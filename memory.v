==> flow/design.v <==
module memory #(parameter AWIDTH = 5 , DWIDTH =8)
( 
    input wire [AWIDTH-1:0] ADDR,
    input wire CLK,wr,rd,
    inout wire [DWIDTH-1:0] data
);
reg [DWIDTH-1:0] array [31:0];
always @(posedge CLK)
  begin
  if (wr)
  array[ADDR] <= data;
  end
assign data = (rd) ? array[ADDR] : {DWIDTH{1'bz}}; 
endmodule      
# ---- From RTL to reports: memory
# Tool output for the design above, in the order of the flow.
# Line numbers count from 1 in the design file above.
# Cell names lack the library's common part.
# Not given: n/a
dict set report design {
  design {memory}
  clock {CLK}
  cell_library {sky130hd}
  pvt_corner {tt_025C_1v80}
}

# ---- Word-level counts
# Yosys after proc, flatten, opt, wreduce and memory -nomap, before mapping. Enables and synchronous resets that opt folds into registers are not counted as muxes. Memory bits, and registers merged into a memory's read port (data or address), are not among the register bits. Print and check cells are not counted. Equal cells are merged and count once.
# Memory sizes are those after Yosys's memory passes, which may raise the word count (mostly to a power of two), join words into wider ones and drop unused or constant bits.
dict set report bits {
  ff_bits 0
  ram_bits 256
  memories 1
  input_bits 8
  out_inout_bits 8
  wordCells 5
}
# memory size width rd wr line
set memory_table {}
lappend memory_table {array 32 8 1 1 7} ;# reg [DWIDTH-1:0] array [31:0];
dict set report op_classes {
  mux 4
}
# cell count
set op_table {}
lappend op_table {{8-bit two-way mux} 2}
lappend op_table {{5-bit two-way mux} 1}
lappend op_table {{1-bit two-way mux} 1}

# ---- Depth
# Depth = most cells in a row (Yosys ltp): at word level without a register or memory, in the mapped netlist without a sequential cell, where the memories' decode and read muxes count.
dict set report logic_depth {
  word_depth 2
  ABC_AREA 0
  depth_mapped 7
  mapped_depth_nobuf 4
}

# ---- Synthesis result
# Source: synth_stat.txt of the flow (Yosys; design flattened, memories mapped). It holds for the ABC_AREA given above (unset counts as 0); a run with the other value may have another netlist.
dict set report synth_totals {
  stdcells 568
  synth_area_mm2 0.0100459
  sequential_area_mm2 0.0076874
  ff_cells 256
  buf_cells 35
}
# cell_type count area_total_um2
set by_type {}
lappend by_type {edfxtp_1 256 7.69E+03}
lappend by_type {mux2i_1 128 1.28E+03}
lappend by_type {o22ai_1 63 394.128}
lappend by_type {buf_2 22 110.106}
lappend by_type {nor2_1 29 108.854}
lappend by_type {nor4_1 16 100.096}
lappend by_type {nand4bb_1 5 56.304}
lappend by_type {or4b_1 4 40.038}
lappend by_type {nand2_1 10 37.536}
lappend by_type {nand4b_1 4 35.034}
lappend by_type {clkbuf_1 8 30.029}
lappend by_type {nand3b_1 4 30.029}
lappend by_type {or3b_2 3 26.275}
lappend by_type {buf_6 2 22.522}
lappend by_type {nor3_1 4 20.019}
lappend by_type {o22ai_2 1 12.512}
lappend by_type {or4bb_1 1 11.261}
lappend by_type {nand3_1 2 10.01}
# Other cell types: 5; their cells: 6.

# ---- Path before layout
# Source: OpenSTA report_checks on the synthesized netlist (no wires, ideal clock, input and output delay 20% of the period each), path of least setup slack; recovery checks are left aside. Register names are those of the netlist, which keeps one name where synthesis merged equal registers.
dict set report synth_path {
  path_type {input to output}
  start {in ADDR[1]}
  end {out data[1]}
  tclk_ns 3.31
  in_delay_ns 0.662
  output_delay_ns 0.662
  launch_ns 0.662
  arrival_ns 2.209
  required_time_ns 2.648
  slack_ns 0.439
  delay_ns 1.547
  driving_pins 7
  path_buffers 3
  period_less_setup_slack_ns 2.871
}
# "delay_ns" is the arrival time less input delay plus setup time.
# A path that ends at an output port has no setup time.
# "driving_pins" counts driving pins, that of a launching flip-flop among them; a cell with two outputs on the path counts twice.
# "period_less_setup_slack_ns" = period - worst setup slack (recovery checks aside). The figure is calculated, with input and output delays left at 20% of the set period.
# Between the ends stands the longest chain of elaborated cells between them, by number of cells; it is not shown to be the way that was timed. Of several equally long chains one is given.
# Each line given opens the expression or statement behind the cell; cells for indexed reads and writes are added by Yosys, which also makes memories of some case tables.
# The chain passes a memory read, where the word-level depth is cut; so it can be longer than that depth.
dict set report synth_between {
  cell_sequence {clkbuf_1 -> buf_2 -> buf_2 -> mux2i_1 -> o22ai_1 -> nor4_1 -> nand2_1}
  elab_chain_len 2
  cells_between 2
  cone_lines 2
  classes_between {mux: 1; memory: 1}
}
# element line
set synth_rtl {}
lappend synth_rtl {{start, declared} 3} ;# input wire [AWIDTH-1:0] ADDR,
lappend synth_rtl {{memory 32 x 8 bit} 7} ;# reg [DWIDTH-1:0] array [31:0];
lappend synth_rtl {{8-bit two-way mux} 13} ;# assign data = (rd) ? array[ADDR] : {DWIDTH{1'bz}};
lappend synth_rtl {{end, declared} 5} ;# inout wire [DWIDTH-1:0] data

# ---- Path in the finished layout
# Path of least setup slack in the final report of record 1 (OpenROAD, finished layout, wires in). Where an end is a register, its clock arrival counts in the times.
dict set report layout_path {
  path_type {input to output}
  start {in ADDR[0]}
  end {out data[2]}
  tclk_ns 2.81
  in_delay_ns 0.56
  output_delay_ns 0.56
  launch_ns 0.56
  arrival_ns 2.03
  required_time_ns 2.25
  slack_ns 0.21
  driving_pins 8
  path_buffers 4
}
# Between the ends stands the longest chain of elaborated cells between them, by number of cells; it is not shown to be the way that was timed. Of several equally long chains one is given.
# The chain passes a memory read, where the word-level depth is cut; so it can be longer than that depth.
dict set report layout_between {
  cell_sequence {buf_6 -> buf_12 -> or4b_4 -> buf_12 -> o22ai_4 -> nor4_4 -> nand2_2 -> buf_6}
  elab_chain_len 2
  cells_between 2
  cone_lines 2
  classes_between {mux: 1; memory: 1}
}
# element line
set layout_rtl {}
lappend layout_rtl {{start, declared} 3} ;# input wire [AWIDTH-1:0] ADDR,
lappend layout_rtl {{memory 32 x 8 bit} 7} ;# reg [DWIDTH-1:0] array [31:0];
lappend layout_rtl {{8-bit two-way mux} 13} ;# assign data = (rd) ? array[ADDR] : {DWIDTH{1'bz}};
lappend layout_rtl {{end, declared} 5} ;# inout wire [DWIDTH-1:0] data

# Measured results for memory: 2 stored runs of the Yosys and OpenROAD flow on sky130hd. The settings differ; the order carries no meaning. The constraints put input and output delay at 20% of the set period each and load the outputs with 0.01 pF.
# "achievedPeriod_ns" means the clock period less the worst setup slack. The figure is calculated, with input and output delays left at 20% of the set period.
# By "worst_setup_path_time_ns" is meant the share of the clock period that the worst setup path is allowed (20% is reserved at inputs, 20% at outputs), minus its slack. Clock arrival times at its registers enter into it.
# By "totalPower_mw" is meant OpenSTA's value without simulated activity: inputs other than the clock are taken to toggle once in ten clock periods, and the tool carries that through the logic.
run="record 1" settings period_ns=2.81 SETUP_SLACK_MARGIN=0.53 CAP_MARGIN=20 CORE_MARGIN=2 CORE_UTILIZATION=40 SLEW_MARGIN=20
run="record 1" results hold_worst_slack_ns=0.328 worst_setup_path_time_ns=1.47 worst_setup_path_type="input to output" finish.stdcell_area_mm2=0.0133628 totalPower_mw=8.045 design_die_area_mm2=0.0263981 fin_tns_ns=0.000 achievedPeriod_ns=2.596 ws_setup_ns=0.214 post_synth_area_mm2=0.0100459
run="record 2" settings period_ns=4.54 CORE_UTILIZATION=65 PLACE_DENSITY_LB_ADDON=0.24 CORE_MARGIN=4 CELL_PAD_IN_SITES_DETAIL_PLACEMENT=2 ABC_AREA=1 CTS_CLUSTER_SIZE=67 CTS_CLUSTER_DIAMETER=87 CAP_MARGIN=15 SLEW_MARGIN=25 MIN_ROUTING_LAYER="met2"
run="record 2" outcome="unfinished; error DPL-0033 in placement"
